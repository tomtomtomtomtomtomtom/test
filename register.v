==> flow/design.v <==
module register(src0, src1, dst, we, data, clk, rst_n, outa, outb);
	input clk, rst_n;
	input [3:0] src0, src1;
	input [3:0] dst;
	input we;
	input [27:0] data;
	output [27:0] outa, outb;
	wire [27:0] NOW, COUNT, FINDING, NEXT;
	reg [17:0] regis [60:0];
	parameter [17:0] BOARD0 = 18'b000_001_010_011_100_101,
    BOARD1 = 18'b000_001_011_100_010_101,
    BOARD2 = 18'b000_001_100_010_011_101,
    BOARD3 = 18'b000_010_001_100_011_101,
    BOARD4 = 18'b000_010_011_001_100_101,
    BOARD5 = 18'b000_010_100_011_001_101,
    BOARD6 = 18'b000_011_001_010_100_101,
    BOARD7 = 18'b000_011_010_100_001_101,
    BOARD8 = 18'b000_011_100_001_010_101,
    BOARD9 = 18'b000_100_001_011_010_101,
    BOARD10 = 18'b000_100_010_001_011_101,
    BOARD11 = 18'b000_100_011_010_001_101,
    BOARD12 = 18'b001_000_010_100_011_101,
    BOARD13 = 18'b001_000_011_010_100_101,
    BOARD14 = 18'b001_000_100_011_010_101,
    BOARD15 = 18'b001_010_000_011_100_101,
    BOARD16 = 18'b001_010_011_100_000_101,
    BOARD17 = 18'b001_010_100_000_011_101,
    BOARD18 = 18'b001_011_000_100_010_101,
    BOARD19 = 18'b001_011_010_000_100_101,
    BOARD20 = 18'b001_011_100_010_000_101,
    BOARD21 = 18'b001_100_000_010_011_101,
    BOARD22 = 18'b001_100_010_011_000_101,
    BOARD23 = 18'b001_100_011_000_010_101,
    BOARD24 = 18'b010_000_001_011_100_101,
    BOARD25 = 18'b010_000_011_100_001_101,
    BOARD26 = 18'b010_000_100_001_011_101,
    BOARD27 = 18'b010_001_000_100_011_101,
    BOARD28 = 18'b010_001_011_000_100_101,
    BOARD29 = 18'b010_001_100_011_000_101,
    BOARD30 = 18'b010_011_000_001_100_101,
    BOARD31 = 18'b010_011_001_100_000_101,
    BOARD32 = 18'b010_011_100_000_001_101,
    BOARD33 = 18'b010_100_000_011_001_101,
    BOARD34 = 18'b010_100_001_000_011_101,
    BOARD35 = 18'b010_100_011_001_000_101,
    BOARD36 = 18'b011_000_001_100_010_101,
    BOARD37 = 18'b011_000_010_001_100_101,
    BOARD38 = 18'b011_000_100_010_001_101,
    BOARD39 = 18'b011_001_000_010_100_101,
    BOARD40 = 18'b011_001_010_100_000_101,
    BOARD41 = 18'b011_001_100_000_010_101,
    BOARD42 = 18'b011_010_000_100_001_101,
    BOARD43 = 18'b011_010_001_000_100_101,
    BOARD44 = 18'b011_010_100_001_000_101,
    BOARD45 = 18'b011_100_000_001_010_101,
    BOARD46 = 18'b011_100_001_010_000_101,
    BOARD47 = 18'b011_100_010_000_001_101,
    BOARD48 = 18'b100_000_001_010_011_101,
    BOARD49 = 18'b100_000_010_011_001_101,
    BOARD50 = 18'b100_000_011_001_010_101,
    BOARD51 = 18'b100_001_000_011_010_101,
    BOARD52 = 18'b100_001_010_000_011_101,
    BOARD53 = 18'b100_001_011_010_000_101,
    BOARD54 = 18'b100_010_000_001_011_101,
    BOARD55 = 18'b100_010_001_011_000_101,
    BOARD56 = 18'b100_010_011_000_001_101,
    BOARD57 = 18'b100_011_000_010_001_101,
    BOARD58 = 18'b100_011_001_000_010_101,
    BOARD59 = 18'b100_011_010_001_000_101,
    QUESTION = 18'b100_011_010_001_000_101;
	always @(posedge clk) begin
		if (!rst_n) begin
			regis[0] <= BOARD0;
			regis[1] <= BOARD1;
			regis[2] <= BOARD2;
			regis[3] <= BOARD3;
			regis[4] <= BOARD4;
			regis[5] <= BOARD5;
			regis[6] <= BOARD6;
			regis[7] <= BOARD7;
			regis[8] <= BOARD8;
			regis[9] <= BOARD9;
			regis[10] <= BOARD10;
			regis[11] <= BOARD11;
			regis[12] <= BOARD12;
			regis[13] <= BOARD13;
			regis[14] <= BOARD14;
			regis[15] <= BOARD15;
			regis[16] <= BOARD16;
			regis[17] <= BOARD17;
			regis[18] <= BOARD18;
			regis[19] <= BOARD19;
			regis[20] <= BOARD20;
			regis[21] <= BOARD21;
			regis[22] <= BOARD22;
			regis[23] <= BOARD23;
			regis[24] <= BOARD24;
			regis[25] <= BOARD25;
			regis[26] <= BOARD26;
			regis[27] <= BOARD27;
			regis[28] <= BOARD28;
			regis[29] <= BOARD29;
			regis[30] <= BOARD30;
			regis[31] <= BOARD31;
			regis[32] <= BOARD32;
			regis[33] <= BOARD33;
			regis[34] <= BOARD34;
			regis[35] <= BOARD35;
			regis[36] <= BOARD36;
			regis[37] <= BOARD37;
			regis[38] <= BOARD38;
			regis[39] <= BOARD39;
			regis[40] <= BOARD40;
			regis[41] <= BOARD41;
			regis[42] <= BOARD42;
			regis[43] <= BOARD43;
			regis[44] <= BOARD44;
			regis[45] <= BOARD45;
			regis[46] <= BOARD46;
			regis[47] <= BOARD47;
			regis[48] <= BOARD48;
			regis[49] <= BOARD49;
			regis[50] <= BOARD50;
			regis[51] <= BOARD51;
			regis[52] <= BOARD52;
			regis[53] <= BOARD53;
			regis[54] <= BOARD54;
			regis[55] <= BOARD55;
			regis[56] <= BOARD56;
			regis[57] <= BOARD57;
			regis[58] <= BOARD58;
			regis[59] <= BOARD59;
            regis[60] <= QUESTION;
		end else begin
			if (we) begin
				regis[dst] <= data;
			end else begin
				regis[dst] <= regis[dst];
			end
		end
	end
	assign outa = regis[src0];
	assign outb = regis[src1];
	assign NOW = regis[0];
	assign COUNT = regis[2];
	assign FINDING = regis[3];
	assign NEXT = regis[4];
endmodule
# Tool chain data of register
# What the tools print for register, step after step.
# Lines are those of the file above, counted from 1.
# Not given: -
# setup
top,register
clock,clk
lib,sky130hd
corner,tt_025C_1v80

# Elaborated design
# Counts by Yosys on the flattened word-level netlist (proc, flatten, opt, wreduce; memories kept). Register bits leave out memories and registers merged into their read ports (data or address); mux counts leave out enables and synchronous resets folded into registers. Print and check cells are left out. Cells with the same type and inputs are merged into one.
# Yosys's memory passes give these memory sizes; they may raise the number of words (mostly to a power of two), join words into wider ones and drop unused or constant bits.
# classes
muxes,10
n_logic,1
# ops
op,n
2-to-1 mux 18 bit,5
2-to-1 mux 1 bit,5
OR 1 bit,1
# bits
register_bits,0
mem_bits_rw,1152
mem_count,1
inputBits,43
out_inout_bits,56
wordCells,12
# memory_table
name,size,word_bits,line,text
regis,64,18,9,reg [17:0] regis [60:0];

# Longest topological paths
# Depth = most cells in a row (Yosys ltp): at word level without a register or memory, in the mapped netlist without a sequential cell, where the memories' decode and read muxes count.
# depth
depth_word,3
ABC_AREA,0
depth_mapped,9
ltp_nobuf,5

# After synthesis
# Source: synth_stat.txt of the flow (Yosys; design flattened, memories mapped). It holds for the ABC_AREA given above (unset counts as 0); a run with the other value may have another netlist.
# mapped
cells,1253
mapped_area_um2,17466.8
seqArea_um2,8648.3
ffs,288
buf_cells,146
# by_type
cell,n,area_total_um2
sky130_fd_sc_hd__edfxtp_1,288,8.65E+03
sky130_fd_sc_hd__mux4_2,180,4.05E+03
sky130_fd_sc_hd__mux2_2,66,743.213
sky130_fd_sc_hd__nor2_1,198,743.213
sky130_fd_sc_hd__nand2_1,147,551.779
sky130_fd_sc_hd__a221oi_1,40,350.336
sky130_fd_sc_hd__buf_4,39,292.781
sky130_fd_sc_hd__mux2i_1,23,230.221
sky130_fd_sc_hd__clkbuf_1,59,221.462
sky130_fd_sc_hd__buf_6,15,168.912
sky130_fd_sc_hd__a22oi_1,21,157.651
sky130_fd_sc_hd__buf_2,31,155.149
sky130_fd_sc_hd__o221ai_1,14,122.618
sky130_fd_sc_hd__o211ai_2,9,112.608
sky130_fd_sc_hd__a21oi_1,13,65.062
sky130_fd_sc_hd__o21ai_0,12,60.058
sky130_fd_sc_hd__o221ai_2,4,60.058
sky130_fd_sc_hd__o221ai_4,2,52.55
# Not listed: further types 37, cells in them 92.

# Path before layout
# Source: OpenSTA report_checks on the synthesized netlist (no wires, ideal clock, input and output delay 20% of the period each), path of least setup slack; recovery checks are left aside. Register names are those of the netlist, which keeps one name where synthesis merged equal registers.
# synth_path
path_type,input to output
from,in src0[0]
to,out outa[10]
tclk_ns,2.86
in_delay_ns,0.572
output_delay_ns,0.572
t_first_pin_ns,0.572
arrival_time_ns,2.193
required_ns,2.288
path_slack_ns,0.095
delay_ns,1.621
driving_pins,4
n_path_buf,2
period_less_setup_slack_ns,2.765
# "delay_ns" is the arrival time less input delay plus setup time.
# A path that ends at an output port has no setup time.
# "driving_pins" counts driving pins, that of a launching flip-flop among them; a cell with two outputs on the path counts twice.
# "period_less_setup_slack_ns" is the clock period less the worst setup slack; recovery checks do not enter. This is arithmetic on one report: input and output delays are still those of the set period (20% each).
# Between the ends stands the longest chain of elaborated cells between them, by number of cells; it is not shown to be the way that was timed. Of several equally long chains one is given.
# Each line given opens the expression or statement behind the cell; cells for indexed reads and writes are added by Yosys, which also makes memories of some case tables.
# The chain passes a memory read, where the word-level depth is cut; so it can be longer than that depth.
# synth_between
path_cell_list,sky130_fd_sc_hd__clkbuf_1 sky130_fd_sc_hd__buf_2 sky130_fd_sc_hd__mux4_2 sky130_fd_sc_hd__mux4_2
elab_chain_len,1
cone_cells,1
lines_between,1
classes_between,memory: 1
# synth_rtl
element,line,text
from (decl),3,"input [3:0] src0, src1;"
memory (64 x 18 bit),9,reg [17:0] regis [60:0];
to (decl),7,"output [27:0] outa, outb;"

# Timing after layout
# From the final timing report of flow run A: the path of least setup slack in the routed layout; clock arrival at registers is part of the times.
# layout_path
path_type,input to output
from,in src0[0]
to,out outa[3]
tclk_ns,3.59
in_delay_ns,0.72
output_delay_ns,0.72
t_first_pin_ns,0.72
arrival_time_ns,2.48
required_ns,2.87
path_slack_ns,0.39
driving_pins,7
n_path_buf,5
# Between the ends stands the longest chain of elaborated cells between them, by number of cells; it is not shown to be the way that was timed. Of several equally long chains one is given.
# The chain passes a memory read, where the word-level depth is cut; so it can be longer than that depth.
# layout_between
path_cell_list,sky130_fd_sc_hd__buf_16 sky130_fd_sc_hd__buf_12 sky130_fd_sc_hd__buf_12 sky130_fd_sc_hd__buf_12 sky130_fd_sc_hd__mux4_2 sky130_fd_sc_hd__mux4_2 sky130_fd_sc_hd__buf_6
elab_chain_len,1
cone_cells,1
lines_between,1
classes_between,memory: 1
# layout_rtl
element,line,text
from (decl),3,"input [3:0] src0, src1;"
memory (64 x 18 bit),9,reg [17:0] regis [60:0];
to (decl),7,"output [27:0] outa, outb;"

# Flow measurements of register on sky130hd: 2 stored runs with different settings, listed in no order. Input and output delays are each 20% of the period that was set; the output load is 0.01 pF.
# "timing.achieved_period_ns" means the clock period less the worst setup slack. The figure is calculated, with input and output delays left at 20% of the set period.
# Among the settings, -- means not set for that run.
# Results: -- = not shown.
run,period_ns,CORE_UTILIZATION,SETUP_SLACK_MARGIN,TNS_END_PERCENT,GPL_ROUTABILITY_DRIVEN,MIN_ROUTING_LAYER,CAP_MARGIN,CORE_MARGIN,SLEW_MARGIN,PLACE_DENSITY_LB_ADDON,CELL_PAD_IN_SITES_DETAIL_PLACEMENT,GPL_TIMING_DRIVEN,CTS_CLUSTER_SIZE,synth_chip_area_um2,die_um2,finalUtil_pct,setup_worst_slack_ns,setup_tns_ns,timing.achieved_period_ns
flow run A,3.59,17,0.79,30,0,met1,20,2,20,--,--,--,--,17466.8,105326.0,21.5,0.392,0.000,3.198
flow run B,2.75,61,--,--,--,--,20,2,5,0.11,1,1,91,--,--,--,--,--,--
# Flow run B: did not finish, clock tree synthesis stopped with DPL-0033
